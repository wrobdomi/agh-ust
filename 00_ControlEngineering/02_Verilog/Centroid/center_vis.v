==> flow/design.v <==
`timescale 1ns / 1ps
module ShiftReg #(
    parameter BUS_WIDTH = 8  
    ) 
(
    input clk, 
    input ce, 
    input [ BUS_WIDTH-1 : 0] d, 
    output[ BUS_WIDTH-1 : 0] q
    );
    reg [ BUS_WIDTH-1 : 0 ]val = 0 ;
    always @(posedge clk) 
    begin 
    if(ce) 
    val<=d; 
    else 
    val<=val; 
    end
    assign q=val;
    endmodule
`timescale 1ns / 1ps
module ShiftRegDelay#(
    parameter DELAY = 2,  
    parameter N = 12   
    ) 
(
    input ce,
    input clk,
    input [ N-1 : 0 ]idata,
    output [ N-1 : 0 ]odata
    );
    wire [N-1:0] tdata [DELAY:0];
    genvar i;
    generate 
    if(DELAY==0) 
    begin
        assign odata = idata ;
    end 
    else 
    begin 
        assign tdata[0] = idata;
        for(i=0;i<DELAY;i=i+1) 
        begin
                ShiftReg  # ( .BUS_WIDTH(N) ) RegDel
                ( 
                .d(tdata[i]),
                .q(tdata[i+1]), 
                .clk(clk),
                .ce(ce)
                ); 
        end
        assign odata = tdata[DELAY];
    end 
    endgenerate 
endmodule
`timescale 1ns / 1ps
module center_vis# (
    parameter IMG_W = 64,  
    parameter IMG_H = 64   
)(
    input clk,
    input de_in,
    input h_sync_in,
    input v_sync_in,
    input [23:0] pixel_in,
    output de_out,
    output h_sync_out,
    output v_sync_out,
    output [23:0] pixel_out,
    input [10:0] x_center,
    input [10:0] y_center
    );
 reg [10:0] x_pos = 11'b0;  
 reg [10:0] y_pos = 11'b0;  
 reg prev_vsync = 1'b0;
     always @(posedge clk)
     begin 
            if (v_sync_in == 1)          
            begin 
                x_pos <= 11'b0;          
                y_pos <= 11'b0;          
            end 
            else if (de_in == 1'b1)      
            begin
                x_pos <= x_pos + 1;          
                if (x_pos == IMG_W - 1)      
                begin   
                    x_pos <= 11'b0;              
                    y_pos <= y_pos + 1;          
                    if (y_pos == IMG_H - 1)      
                    begin 
                        y_pos <= 11'b0;              
                    end   
                end
            end
    prev_vsync <= v_sync_in;   
    end  
    wire[23:0] o_red;
    assign o_red = ( (x_pos[10:0]==x_center || y_pos[10:0]==y_center) ? {8'hff,16'b0000000000000000} : pixel_in ); 
    assign pixel_out = o_red;
    wire const_ce = 1'b1; 
    ShiftRegDelay#(1,3) del_in_vis (const_ce, clk, {de_in, h_sync_in, v_sync_in}, {de_out, h_sync_out, v_sync_out} );
endmodule
From RTL to reports: center_vis
The steps from the RTL of center_vis to its reports follow in flow order.
Line numbers count from 1 in the design file above.
Cell names lack the library's common part.
A cell with n/a has no value.
- top module: center_vis
- clock port: clk
- library: sky130hd
- timing corner: tt_025C_1v80

Word level
Source: Yosys, flattened and elaborated. Widths are those after wreduce. Registers that Yosys merges into a memory's read port (data or address) are not register bits. Print and check cells do not count. Equal cells are merged and count once.
- noted bits in registers: 25
- bits of input ports at 50
- noted word-level cells: 14
- noted add/sub/neg operators: 2
- equal/unequal tests at 4
- noted mux-type cells: 3
- reductions and logical operators: 2
- operators with widths (kind ; count):
    two-way mux 24 bit ; 1
    adder 11 x 1 -> 11 bit (second input constant) ; 2
    == test 11 bit ; 2
    == test 11 x 6 -> 1 bit (second input constant) ; 2
    two-way mux 11 bit ; 2
    AND reduction 2 bit ; 1
    logical OR 1 bit ; 1

Longest topological paths
Depth = most cells in a row (Yosys ltp): at word level without a register or memory, in the mapped netlist without a sequential cell, where the memories' decode and read muxes count.
- depth in word-level cells at 3
- ABC_AREA: 0
- gate-level depth with buffers at 7
- mapped depth without buffers: 5

Synthesis result
Source: synth_stat.txt of the flow (Yosys; design flattened, memories mapped). It holds for the ABC_AREA given above (unset counts as 0); a run with the other value may have another netlist.
The area totals of this step are shown rounded.
- cells by type (cell type ; count):
    dfxtp_1 ; 25
    xnor2_1 ; 29
    nor3b_1 ; 16
    or3_1 ; 11
    nand3_1 ; 12
    nor2_1 ; 16
    nand4_1 ; 8
    nand2_1 ; 13
    a31oi_1 ; 7
    or4_1 ; 4
    inv_1 ; 7
    xor2_1 ; 3
    ha_1 ; 2
    nor3_1 ; 5
    nor4_1 ; 4
    clkbuf_1 ; 6
    or4b_1 ; 2
    a21oi_1 ; 3
Not listed: further types 19, cells in them 25.
- standard cells after synthesis: 198
- chip area (Yosys) at 1600 um^2
- noted sequential part of the area: 500 um^2
- flip-flops at 25
The figures by module come from a second, unflattened synthesis with its own total; it is not the netlist above.
- cells (unflattened synthesis): 198
- noted area (unflattened synthesis): 1600 um^2
Rows give one instance, submodules left out.
- by module (module ; times used ; cells ; area (um^2) ; seq. area (um^2)):
    center_vis ; 1 ; 195 ; 1500 ; 440
    ShiftReg #(BUS_WIDTH=3) ; 1 ; 3 ; 90 ; 90
    ShiftRegDelay ; 1 ; 0 ; 0.0 ; 0.0

Worst setup path after synthesis
Path of least setup slack by OpenSTA after synthesis, without wires, with an ideal clock, recovery checks aside; 20% of the period is set as input and as output delay. Where synthesis merged equal registers, the netlist keeps one of their names.
- path kind: register to register
- start point: register x_pos[0]
- end point: register y_pos[10]
- noted period: 2.01 ns
- library setup time: 0.074 ns
- data arrival time at 2.034 ns
- required time: 1.936 ns
- setup slack at -0.098 ns
- noted path delay: 2.108 ns
- driving pins on the path: 7
- buffers on the path at 1
- synthesis period reached: 2.108 ns
"path delay" is the arrival time less input delay plus setup time.
"driving pins on the path": output pins that drive a net of the path, with the launching flip-flop's if there is one; two outputs of one cell count as two.
"synthesis period reached" = period - worst setup slack (recovery checks aside). The figure is calculated, with input and output delays left at 20% of the set period.
The rows between start and end are the longest chain of elaborated cells between them; the timing report does not say that the signal goes this way. Where chains are equally long, one stands for them.
Each line given opens the expression or statement behind the cell; cells for indexed reads and writes are added by Yosys, which also makes memories of some case tables.
At most two assigning lines are given for a register; there are more.
- cells stage by stage: dfxtp_1 -> ha_1 -> nand3_1 -> or4_1 -> clkbuf_2 -> or4b_1 -> a31oi_1
- cells in the longest elaborated chain at 2
- elaborated cells on any way between the ends at 2
- noted RTL lines with such cells: 1
- those cells by class: 1 x eq/ne; 1 x reduce/logical
- ends and longest elaborated chain, post-synthesis (what ; line ; text):
    from (decl) ; 73 ; reg [10:0] x_pos = 11'b0;
    from (assign) ; 80 ; x_pos <= 11'b0;
    from (assign) ; 85 ; x_pos <= x_pos + 1;
    == test 11 x 6 -> 1 bit ; 86 ; if (x_pos == IMG_W - 1)
    AND reduction 2 bit ; n/a ;
    to (assign) ; 81 ; y_pos <= 11'b0;
    to (assign) ; 89 ; y_pos <= y_pos + 1;
    to (decl) ; 74 ; reg [10:0] y_pos = 11'b0;

Worst path after layout
Path of least setup slack in the final report of stored run 2 (OpenROAD, finished layout, wires in). Where an end is a register, its clock arrival counts in the times.
- path kind: input to output
- start point: input y_center[2]
- end point: output pixel_out[18]
- noted period: 3.96 ns
- external input delay at 0.79 ns
- output delay at 0.79 ns
- data arrival time at 2.60 ns
- required time: 3.17 ns
- setup slack at 0.56 ns
- driving pins on the path: 7
- buffers on the path at 3
The rows between start and end are the longest chain of elaborated cells between them; the timing report does not say that the signal goes this way. Where chains are equally long, one stands for them.
- cells stage by stage: clkdlybuf4s50_1 -> xnor2_1 -> nand4_1 -> nor3_2 -> buf_4 -> or3_1 -> clkdlybuf4s50_1
- cells in the longest elaborated chain at 3
- elaborated cells on any way between the ends at 3
- noted RTL lines with such cells: 1
- those cells by class: 1 x eq/ne; 1 x mux; 1 x reduce/logical
- ends and longest elaborated chain, after layout (what ; line ; text):
    from (decl) ; 71 ; input [10:0] y_center
    == test 11 bit ; 99 ; assign o_red = ( (x_pos[10:0]==x_center || y_pos[10:0]==y_center) ? {8'hff,16'b0000000000000000} : pixel_in );
    logical OR 1 bit ; 99 ;
    two-way mux 24 bit ; 99 ;
    to (decl) ; 69 ; output [23:0] pixel_out,

==> runs of center_vis <==
Module center_vis, platform sky130hd: 2 stored runs of the flow (Yosys, OpenROAD) with differing settings, in no particular order. Input and output delays are each 20% of the period that was set; the output load is 0.01 pF.
"achieved clock period": clock period set for the run, less the worst setup slack. It is reckoned from that one timing run; input and output delays stay at 20% of the period that was set.
"worst path time": the worst setup path's part of the clock period (all of it between registers, 20% less for each end at a port) less its slack. A launch clock that arrives late makes it longer, a capture clock that arrives late makes it shorter.
"total design power" is the tool's figure for a default switching activity; nothing was simulated.
The results are shown rounded.

Stored run 1

==> flow/run.sh <==
#!/bin/bash
# the make line also repeats the synthesis and layout settings of config.mk as NAME=value (left out here)
make -C /OpenROAD-flow-scripts/flow DESIGN_CONFIG=/design/flow/config.mk WORK_HOME=/design/flow/orfs CLKGATE_MAP_FILE= finish
==> flow/config.mk <==
export PLATFORM = sky130hd
export DESIGN_NAME = center_vis
export DESIGN_NICKNAME = center_vis
export VERILOG_FILES = /design/flow/design.v
export SDC_FILE = /design/flow/constraint.sdc
export NUM_CORES = 4
export LEC_CHECK = 0
export CAP_MARGIN = 20
export CORE_MARGIN = 3
export CORE_UTILIZATION = 49
export GPL_ROUTABILITY_DRIVEN = 1
export PLACE_DENSITY_LB_ADDON = 0.19
export SETUP_SLACK_MARGIN = 0.11
export SLEW_MARGIN = 35
==> flow/constraint.sdc <==
create_clock -name core_clock -period 1.46 [get_ports {clk}]
set_input_delay 0.2920 -clock core_clock [delete_from_list [all_inputs] [get_ports {clk}]]
set_output_delay 0.2920 -clock core_clock [all_outputs]
set_load 0.01 [all_outputs]

Stored run 1: no results, placement failed with DPL-0038.

Stored run 2

==> flow/run.sh <==
#!/bin/bash
# the make line also repeats the synthesis and layout settings of config.mk as NAME=value (left out here)
make -C /OpenROAD-flow-scripts/flow DESIGN_CONFIG=/design/flow/config.mk WORK_HOME=/design/flow/orfs CLKGATE_MAP_FILE= finish
==> flow/config.mk <==
export PLATFORM = sky130hd
export DESIGN_NAME = center_vis
export DESIGN_NICKNAME = center_vis
export VERILOG_FILES = /design/flow/design.v
export SDC_FILE = /design/flow/constraint.sdc
export NUM_CORES = 4
export LEC_CHECK = 0
export CAP_MARGIN = 20
export CORE_MARGIN = 2
export CORE_UTILIZATION = 40
export SLEW_MARGIN = 20
==> flow/constraint.sdc <==
create_clock -name core_clock -period 3.96 [get_ports {clk}]
set_input_delay 0.7920 -clock core_clock [delete_from_list [all_inputs] [get_ports {clk}]]
set_output_delay 0.7920 -clock core_clock [all_outputs]
set_load 0.01 [all_outputs]

Measured in stored run 2:
- cell area after synthesis: 1600 um^2
- noted the area of the standard cells in the finished layout: 2400 um^2
- total design power at 0.53 mW
- noted the achieved clock period: 3.397 ns
- noted the worst path time: 1.81 ns
- worst path kind: input to output
- setup slack of the worst path: 0.56 ns
- noted the final setup TNS: 0.000 ns
- die size at 4500 um^2
- noted the worst-case hold slack: 0.55 ns
- noted the utilization: 65%
