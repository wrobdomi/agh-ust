==> flow/design.v <==
`timescale 1ns / 1ps
module ShiftReg #(
    parameter BUS_WIDTH = 8  
    ) 
(
    input clk, 
    input ce, 
    input [ BUS_WIDTH-1 : 0] d, 
    output[ BUS_WIDTH-1 : 0] q
    );
    reg [ BUS_WIDTH-1 : 0 ]val = 0 ;
    always @(posedge clk) 
    begin 
    if(ce) 
    val<=d; 
    else 
    val<=val; 
    end
    assign q=val;
    endmodule
`timescale 1ns / 1ps
module ShiftRegDelay#(
    parameter DELAY = 2,  
    parameter N = 12   
    ) 
(
    input ce,
    input clk,
    input [ N-1 : 0 ]idata,
    output [ N-1 : 0 ]odata
    );
    wire [N-1:0] tdata [DELAY:0];
    genvar i;
    generate 
    if(DELAY==0) 
    begin
        assign odata = idata ;
    end 
    else 
    begin 
        assign tdata[0] = idata;
        for(i=0;i<DELAY;i=i+1) 
        begin
                ShiftReg  # ( .BUS_WIDTH(N) ) RegDel
                ( 
                .d(tdata[i]),
                .q(tdata[i+1]), 
                .clk(clk),
                .ce(ce)
                ); 
        end
        assign odata = tdata[DELAY];
    end 
    endgenerate 
endmodule
`timescale 1ns / 1ps
module med_delay
(
    input clk,
    input[3:0] in,
    output[2:0] sum,
    output de,
    output[3:0] out
);
    wire[3:0] temp_1;
    wire[3:0] temp_2;
    wire[3:0] temp_3;
    wire[3:0] temp_4;
    wire[3:0] temp_5;
    assign out = temp_5;
    ShiftRegDelay # (.N(4), .DELAY(1)) del_1 (1'b1, clk, in , temp_1);
    ShiftRegDelay # (.N(4), .DELAY(1)) del_2 (1'b1, clk, temp_1,  temp_2);
    ShiftRegDelay # (.N(4), .DELAY(1)) del_3 (1'b1, clk, temp_2, temp_3);
    ShiftRegDelay # (.N(4), .DELAY(1)) del_4 (1'b1, clk, temp_3, temp_4);
    ShiftRegDelay # (.N(4), .DELAY(1)) del_5 (1'b1, clk, temp_4,  temp_5);
    assign sum = (temp_1[3] + temp_2[3]) + temp_3[3] + (temp_4[3] + temp_5[3]); 
    assign de = (temp_1[2] & temp_2[2]) & temp_3[2] & (temp_4[2] & temp_5[2]); 
endmodule
From RTL to reports: med_delay:

Tool output for the design above, in the order of the flow.
Lines are those of the file above, counted from 1.
Operators: Yosys type, input widths -> output width; for muxes data width and select width s.
Library cell names are shortened.
Not given: n/a

* top module: med_delay
* clock port: clk
* cell library: sky130hd
* timing corner: tt_025C_1v80

After elaboration:

Source: Yosys, flattened and elaborated. Widths are those after wreduce; folded enables and synchronous resets count as part of the registers. Registers that Yosys merges into a memory's read port (data or address) are not register bits. Print and check cells do not count. Equal cells are merged and count once.

* input port bits: 5
* output and inout bits: 8
* word width x clocked read ports: 0
* memory bits (read-only): 0
* RAM bits: 0
* latch bits: 0
* memories: 0
* register bits after elaboration: 20

* multipliers: 0
* bitwise logic cells: 4
* $add $sub $neg: 4
* $lt $le $gt $ge: 0
* div/mod/pow operators: 0
* muxes and demuxes: 0
* shift operators: 0
* reduce/logical cells: 0
* equal/unequal tests: 0

Operators by type and width (count)
* $add 1x1->2: 2
* $and 1x1->1: 4
* $add 2x1->3: 1
* $add 3x2->3: 1

Longest topological paths:

Yosys ltp: most cells in a row. Word level: on the elaborated netlist, between registers, memories and ports. Mapped: between sequential cells and ports; inverters and the memories' decode and read muxes count.

* depth after elaboration: 3
* ABC_AREA: 0
* gate-level depth with buffers: 5
* gate-level depth less buffers: 5

After synthesis:

Yosys stat after the flow's synthesis: flattened, memories mapped to cells. It holds for the ABC_AREA given above (unset counts as 0); a run with the other value may have another netlist.
The area totals of this step are shown rounded.

Cell types
* dfxtp_1: count 20, area in all 400.384 sq um
* fa_1: count 2, area in all 40.038 sq um
* inv_1: count 5, area in all 18.768 sq um
* ha_1: count 1, area in all 12.512 sq um
* nand3_1: count 1, area in all 5.005 sq um
* nand2_1: count 1, area in all 3.754 sq um
* nor2_1: count 1, area in all 3.754 sq um

* flip-flops: 20
* mapped cells: 31
* sequential part of the area: 400 sq um
* chip area (Yosys): 484 sq um
* buffer cells: 0

By module: a second synthesis without flattening, with its own total; a netlist apart from the flattened one above.

* cell total of the unflattened synthesis: 32
* area (unflattened synthesis): 688 sq um

Each row is one instance without its submodules.

By module
* ShiftReg (BUS_WIDTH=4): area 120 sq um, cells 4, times used 5
* med_delay: area 87.6 sq um, cells 12, times used 1
* ShiftRegDelay: area 0.0 sq um, cells 0, times used 5

Timing after synthesis:

OpenSTA on the mapped netlist: ideal clock, no wires. The path of least setup slack (recovery checks aside). Input and output delay are each 20% of the period. Register names are those of the netlist, which keeps one name where synthesis merged equal registers.

* kind: register -> output
* from: register del_1.genblk1.genblk1[0].RegDel.val[3]
* to: output port sum[1]
* external output delay: 0.364 ns
* time at the first pin: 0.000 ns
* period: 1.82 ns
* setup slack: -0.124 ns
* stages: 6
* arrival time: 1.580 ns
* path delay: 1.580 ns
* period reached after synthesis: 1.944 ns

"path delay" is the arrival time less input delay plus setup time.
A path that ends at an output port has no setup time.
"stages": output pins that drive a net of the path, with the launching flip-flop's if there is one; two outputs of one cell count as two.
"period reached after synthesis" is the clock period less the worst setup slack; recovery checks do not enter. This is arithmetic on one report: input and output delays are still those of the set period (20% each).
Between the ends stands the longest chain of elaborated cells between them, by number of cells; it is not shown to be the way that was timed. Of several equally long chains one is given.
A line is the first line of the expression or statement that the cell stems from. Yosys adds cells for indexed reads and writes and turns some case tables into memories.

* path through: dfxtp_1 -> inv_1 -> fa_1 -> inv_1 -> fa_1 -> ha_1
* cells in the longest elaborated chain: 3
* elaborated cells on any way between the ends: 3
* classes of those cells: add/sub (3)

Ends and longest elaborated chain, post-synthesis
* from (decl): line 11 `reg [ BUS_WIDTH-1 : 0 ]val = 0 ;`
* from (assign): line 15 `val<=d;`
* from (assign): line 17 `val<=val;`
* $add 1x1->2: line 76 `assign sum = (temp_1[3] + temp_2[3]) + temp_3[3] + (temp_4[3] + temp_5[3]);`
* $add 2x1->3: line 76
* $add 3x2->3: line 76
* to (decl): line 61 `output[2:0] sum,`

Timing after layout:

From the final timing report of flow run A: the path of least setup slack in the routed layout; clock arrival at registers is part of the times.

* kind: register -> output
* from: register del_1.genblk1.genblk1[0].RegDel.val[3]
* to: output port sum[1]
* period: 1.33 ns
* time at the first pin: 0.29 ns
* setup slack: -0.91 ns
* external output delay: 0.27 ns
* arrival time: 1.97 ns
* stages: 7

Between the ends stands the longest chain of elaborated cells between them, by number of cells; it is not shown to be the way that was timed. Of several equally long chains one is given.

* path through: dfxtp_2 -> inv_2 -> fa_1 -> inv_1 -> fa_2 -> ha_4 -> buf_6
* cells in the longest elaborated chain: 3
* elaborated cells on any way between the ends: 3
* classes of those cells: add/sub (3)

Ends and longest elaborated chain, after layout
* from (decl): line 11 `reg [ BUS_WIDTH-1 : 0 ]val = 0 ;`
* from (assign): line 15 `val<=d;`
* from (assign): line 17 `val<=val;`
* $add 1x1->2: line 76 `assign sum = (temp_1[3] + temp_2[3]) + temp_3[3] + (temp_4[3] + temp_5[3]);`
* $add 2x1->3: line 76
* $add 3x2->3: line 76
* to (decl): line 61 `output[2:0] sum,`

Module med_delay, platform sky130hd: 2 stored runs of the flow (Yosys, OpenROAD) with differing settings, in no particular order. Input and output delays are each 20% of the period that was set; the output load is 0.01 pF.
By "reached clock period" is meant the clock period of the run minus its worst setup slack. This is arithmetic on one report: input and output delays are still those of the set period (20% each).
"allowed time less slack (worst setup path)" = time allowed to the worst setup path (clock period - input delay - output delay, where it has them) - its slack; a late launch clock adds to it, a late capture clock takes from it.
"overall power": no workload was simulated; the value follows from the tool's default switching activity.
The results are shown rounded.

### Flow run A

Settings: `period_ns=1.33`, `CAP_MARGIN=20`, `CORE_MARGIN=2`, `CORE_UTILIZATION=40`, `SLEW_MARGIN=20`

- Chip area in the Yosys report: 484 sq um
- Total die area: 1500 sq um
- Standard-cell area after layout: 672 sq um
- Utilization after layout: 60.5%
- Smallest setup slack: -0.907 ns
- Final setup TNS: -2.54 ns
- Worst-case hold slack: 0.334 ns
- Overall power: 0.00101 W
- Reached clock period: 2.237 ns
- Allowed time less slack (worst setup path): 1.97 ns
- Class of the worst setup path: register -> output

### Flow run B

Settings: `period_ns=3.5`, `CORE_UTILIZATION=28`, `SETUP_SLACK_MARGIN=0.9`, `PLACE_DENSITY_LB_ADDON=0.22`, `CORE_MARGIN=5`, `GPL_TIMING_DRIVEN=1`, `SLEW_MARGIN=30`, `MAX_ROUTING_LAYER=met5`, `CAP_MARGIN=20`

- Chip area in the Yosys report: 484 sq um
- Total die area: 2660 sq um
- Standard-cell area after layout: 701 sq um
- Utilization after layout: 41.5%
- Smallest setup slack: 0.838 ns
- Final setup TNS: 0.000 ns
- Worst-case hold slack: 0.333 ns
- Overall power: 0.000468 W
- Reached clock period: 2.662 ns
- Allowed time less slack (worst setup path): 1.96 ns
- Class of the worst setup path: register -> output
